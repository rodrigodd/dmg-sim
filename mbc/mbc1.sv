==> flow/design.v <==
`default_nettype none
module mbc1(
		input  logic         nrst,
		input  logic [15:13] a,
		input  logic [4:0]   d,
		input  logic         nrd,
		input  logic         nwr,
		input  logic         ncs,
		output logic [18:14] ra,
		output logic [14:13] aa,
		output logic         ncs_rom,
		output logic         ncs_ram,
		output logic         cs_ram
	);
	logic       ena;
	logic [4:0] rom_bank;
	logic [1:0] ram_bank;
	logic       mode;
	always_ff @(negedge nwr, negedge nrst) begin
		if (!nrst) begin
			ena      <= 0;
			rom_bank <= 0;
			ram_bank <= 0;
			mode     <= 0;
		end else unique0 case (a)
			0: ena      <= d[3:0] == 'ha;
			1: rom_bank <= d;
			2: ram_bank <= d[1:0];
			3: mode     <= d[0];
		endcase
	end
	assign ncs_rom = !(!nrst || (!a[15] && !nrd));
	assign ncs_ram = !(ena && !ncs && !a[14]);
	assign cs_ram  = !ncs_ram;
	always_comb priority case (1)
		!nrst, !a[14]: ra = 0;
		!rom_bank:     ra = 1;
		default:       ra = rom_bank;
	endcase
	always_comb priority case (1)
		mode, a[14]: aa = ram_bank;
		default:     aa = 0;
	endcase
endmodule
# [Tool chain data of mbc1]
# What the tools print for mbc1, step after step.
# Lines are those of the file above, counted from 1.
# A cell with n/a has no value.
[design] top="mbc1" clock="nwr" library="sky130hd" pvt_corner="tt_025C_1v80"

# [After elaboration]
# Source: Yosys, flattened and elaborated, memories not mapped. Widths are those after wreduce; folded enables and synchronous resets count as part of the registers. Registers that Yosys merges into a memory's read port (data or address) are not register bits. Print and check cells do not count.
[op_classes] muxes=3 equal=7 n_reduce_logical=17
[op_table] op="5-bit 2-to-1 mux" n=2
[op_table] op="1-bit logical NOT" n=9
[op_table] op="3-bit by 2-bit equality test with 1-bit output with constant B" n=2
[op_table] op="5-bit logical NOT" n=1
[op_table] op="2-bit OR reduction" n=2
[op_table] op="4-bit equality test with constant B" n=1
[op_table] op="1-bit equality test with constant A" n=3
[op_table] op="1-bit logical AND" n=3
[op_table] op="3-bit by 1-bit equality test with 1-bit output with constant B" n=1
[op_table] op="3-bit logical NOT" n=1
[op_table] op="2-bit 2-to-1 mux" n=1
[op_table] op="1-bit logical OR" n=1
[bits] in_bits=12 out_inout_bits=10 elab_cells=31 regBits=9

# [Logic depth]
# Longest topological path by Yosys (ltp), each cell counted once; first at word level (registers and memories cut), then after technology mapping (sequential cells cut; the memories' decode and read muxes count).
[depth] depth_word=4 abc_area=0 mapped_depth=3 depth_no_buf=2

# [Mapped cells and area]
# Source: synth_stat.txt of the flow (Yosys; design flattened, memories mapped). It holds for the ABC_AREA given above (unset counts as 0); a run with the other value may have another netlist.
[by_type] cell="sky130_fd_sc_hd__dfrtn_1" n=9
[by_type] cell="sky130_fd_sc_hd__mux2_2" n=9
[by_type] cell="sky130_fd_sc_hd__and3_1" n=4
[by_type] cell="sky130_fd_sc_hd__o21a_1" n=3
[by_type] cell="sky130_fd_sc_hd__nor3b_4" n=1
[by_type] cell="sky130_fd_sc_hd__nor3b_2" n=1
[by_type] cell="sky130_fd_sc_hd__nor4bb_1" n=1
[by_type] cell="sky130_fd_sc_hd__o211a_1" n=1
[by_type] cell="sky130_fd_sc_hd__buf_4" n=1
[by_type] cell="sky130_fd_sc_hd__nand3b_1" n=1
[by_type] cell="sky130_fd_sc_hd__and2_1" n=1
[by_type] cell="sky130_fd_sc_hd__nor4_1" n=1
[by_type] cell="sky130_fd_sc_hd__nor3_1" n=1
[by_type] cell="sky130_fd_sc_hd__nand2_1" n=1
[by_type] cell="sky130_fd_sc_hd__nor2_1" n=1
[synth_totals] seqArea_um2=225.2 synth_area_um2=465.4 buf_cells=1 cell_count=36 flip_flops=9

==> runs of mbc1 <==
Below are 2 stored runs of the flow (Yosys, OpenROAD; platform sky130hd) on mbc1, each with its settings and what was measured, unordered. Constraints: input delay and output delay 20% of the set period each, output load 0.01 pF.
"power" rests on the timing tool's default activity at the inputs, not on a simulated workload.
[run 1] settings: period_ns=2.75, CORE_UTILIZATION=33, CAP_MARGIN=20, CORE_MARGIN=2, SLEW_MARGIN=20
[run 1] result: chip area after synthesis (Yosys) 465.4 µm², die area 1726.8 µm², standard-cell area of the final layout 802.0 µm², utilization 61.6%, worst setup slack after layout -333 ps, total negative slack -1589 ps, worst hold slack 476 ps, power 0.4049 mW
[run 2] settings: period_ns=4.48, CORE_UTILIZATION=63, PLACE_DENSITY_LB_ADDON=0.26, CORE_ASPECT_RATIO=1.28, ABC_AREA=1, GPL_TIMING_DRIVEN=1, GPL_ROUTABILITY_DRIVEN=1, CTS_CLUSTER_SIZE=56, MIN_ROUTING_LAYER=met2, CAP_MARGIN=20, CORE_MARGIN=2, SLEW_MARGIN=20
[run 2] result: did not finish, floorplanning stopped with PDN-0185
