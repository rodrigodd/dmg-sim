==> flow/design.v <==
`default_nettype none
module mbc5(
		input  logic         nrst,
		input  logic [15:12] a,
		input  logic [7:0]   d,
		input  logic         nwr,
		input  logic         ncs,
		output logic [22:14] ra,
		output logic [16:13] aa,
		output logic         ncs_ram
	);
	logic       ena;
	logic [8:0] rom_bank;
	logic [3:0] ram_bank;
	always_ff @(negedge nwr, negedge nrst) begin
		if (!nrst) begin
			ena      <= 0;
			rom_bank <= 0;
			ram_bank <= 0;
		end else unique0 case (a)
			0: ena           <= d[3:0] == 'ha;
			2: rom_bank[7:0] <= d;
			3: rom_bank[8]   <= d[0];
			4: ram_bank      <= d[3:0];
		endcase
	end
	assign ncs_ram = !(ena && !ncs && !a[14]);
	always_comb priority case (1)
		!nrst, !a[14]: ra = 0;
		default:       ra = rom_bank;
	endcase
	always_comb priority case (1)
		a[14]:   aa = ram_bank;
		default: aa = 0;
	endcase
endmodule
From RTL to reports: mbc5
Tool output for the design above, in the order of the flow.
Lines are those of the file above, counted from 1.
Operators: Yosys type, input widths -> output width; for muxes data width and select width s.
{"block": "design", "design": "mbc5", "clock_port": "nwr", "cell_library": "sky130hd", "pvt_corner": "tt_025C_1v80"}

Elaborated design
Source: Yosys, flattened and elaborated, memories not mapped. Widths are those after wreduce; folded enables and synchronous resets count as part of the registers. Registers that Yosys merges into a memory's read port (data or address) are not register bits. Print and check cells do not count.
{"block": "op_classes", "n_eq": 6, "mux": 2, "n_reduce_logical": 9}
{"block": "op_table", "operator": "$mux 9", "n": 1}
{"block": "op_table", "operator": "$eq 4x2->1 const B", "n": 2}
{"block": "op_table", "operator": "$logic_not 1->1", "n": 5}
{"block": "op_table", "operator": "$eq 4x3->1 const B", "n": 1}
{"block": "op_table", "operator": "$eq 4x4->1 const B", "n": 1}
{"block": "op_table", "operator": "$logic_not 4->1", "n": 1}
{"block": "op_table", "operator": "$mux 4", "n": 1}
{"block": "op_table", "operator": "$eq 1x1->1 const A", "n": 2}
{"block": "op_table", "operator": "$logic_and 1x1->1", "n": 2}
{"block": "op_table", "operator": "$reduce_or 2->1", "n": 1}
{"block": "bits", "ff_bits": 14, "in_bits": 15, "out_inout_bits": 14, "elab_cells": 21}

Logic depth
Depth = most cells in a row (Yosys ltp): at word level without a register or memory, in the mapped netlist without a sequential cell, where the memories' decode and read muxes count.
{"block": "depth", "depth_word": 4, "ABC_AREA": 1, "ltp_mapped": 5}

Netlist
Source: synth_stat.txt of the flow (Yosys; design flattened, memories mapped). It holds for the ABC_AREA given above (unset counts as 0); a run with the other value may have another netlist.
The area totals of this step are shown rounded.
{"block": "types", "type": "sky130_fd_sc_hd__dfrtn_1", "n": 14, "area_total_um2": 350.336}
{"block": "types", "type": "sky130_fd_sc_hd__nand2_1", "n": 39, "area_total_um2": 146.39}
{"block": "types", "type": "sky130_fd_sc_hd__inv_1", "n": 18, "area_total_um2": 67.565}
{"block": "types", "type": "sky130_fd_sc_hd__nor2_1", "n": 12, "area_total_um2": 45.043}
{"block": "types", "type": "sky130_fd_sc_hd__nand3_1", "n": 8, "area_total_um2": 40.038}
{"block": "types", "type": "sky130_fd_sc_hd__nand4_1", "n": 5, "area_total_um2": 31.28}
{"block": "types", "type": "sky130_fd_sc_hd__nor2_8", "n": 1, "area_total_um2": 20.019}
{"block": "types", "type": "sky130_fd_sc_hd__buf_6", "n": 1, "area_total_um2": 11.261}
{"block": "types", "type": "sky130_fd_sc_hd__nand2_4", "n": 1, "area_total_um2": 11.261}
{"block": "types", "type": "sky130_fd_sc_hd__nor2_4", "n": 1, "area_total_um2": 11.261}
{"block": "types", "type": "sky130_fd_sc_hd__nand3_2", "n": 1, "area_total_um2": 10.01}
{"block": "types", "type": "sky130_fd_sc_hd__buf_4", "n": 1, "area_total_um2": 7.507}
{"block": "types", "type": "sky130_fd_sc_hd__nand2_2", "n": 1, "area_total_um2": 6.256}
{"block": "types", "type": "sky130_fd_sc_hd__nor2_2", "n": 1, "area_total_um2": 6.256}
{"block": "types", "type": "sky130_fd_sc_hd__o21ai_0", "n": 1, "area_total_um2": 5.005}
{"block": "types", "type": "sky130_fd_sc_hd__inv_2", "n": 1, "area_total_um2": 3.754}
{"block": "mapped", "cells": 106, "yosys_area_um2": 773, "sequential_area_um2": 350, "ffs": 14, "n_buf": 2}

Hand-over note for mbc5

2 stored runs of mbc5 in the flow (synthesis by Yosys, layout by OpenROAD, sky130hd cells), in arbitrary order. Constraints: input delay and output delay 20% of the set period each, output load 0.01 pF.
"power.total_mw" is the tool's figure for a default switching activity; nothing was simulated.
Results are given in rounded form.

{"run": "record 1", "settings": { "period_ns": 5.89, "CORE_UTILIZATION": 43, "SETUP_SLACK_MARGIN": 1.54, "PLACE_DENSITY": 0.44, "CORE_MARGIN": 3, "ABC_AREA": 1, "GPL_ROUTABILITY_DRIVEN": 0, "CTS_CLUSTER_SIZE": 68, "CAP_MARGIN": 30, "SLEW_MARGIN": 0, "MAX_ROUTING_LAYER": "met5" }, "results": { "synth_chip_area_um2": 773, "final_die_area_um2": 2340, "post_route_util_frac": 0.83, "fin_ws_ns": 0.798, "holdWs_ns": 0.424, "power.total_mw": 0.286 }}
{"run": "record 2", "settings": { "period_ns": 6.81, "CAP_MARGIN": 20, "CORE_MARGIN": 2, "CORE_UTILIZATION": 40, "SLEW_MARGIN": 20 }, "results": { "synth_chip_area_um2": 687, "final_die_area_um2": 2060, "post_route_util_frac": 0.647, "fin_ws_ns": 0.639, "holdWs_ns": 0.443, "power.total_mw": 0.214 }}

End of note.
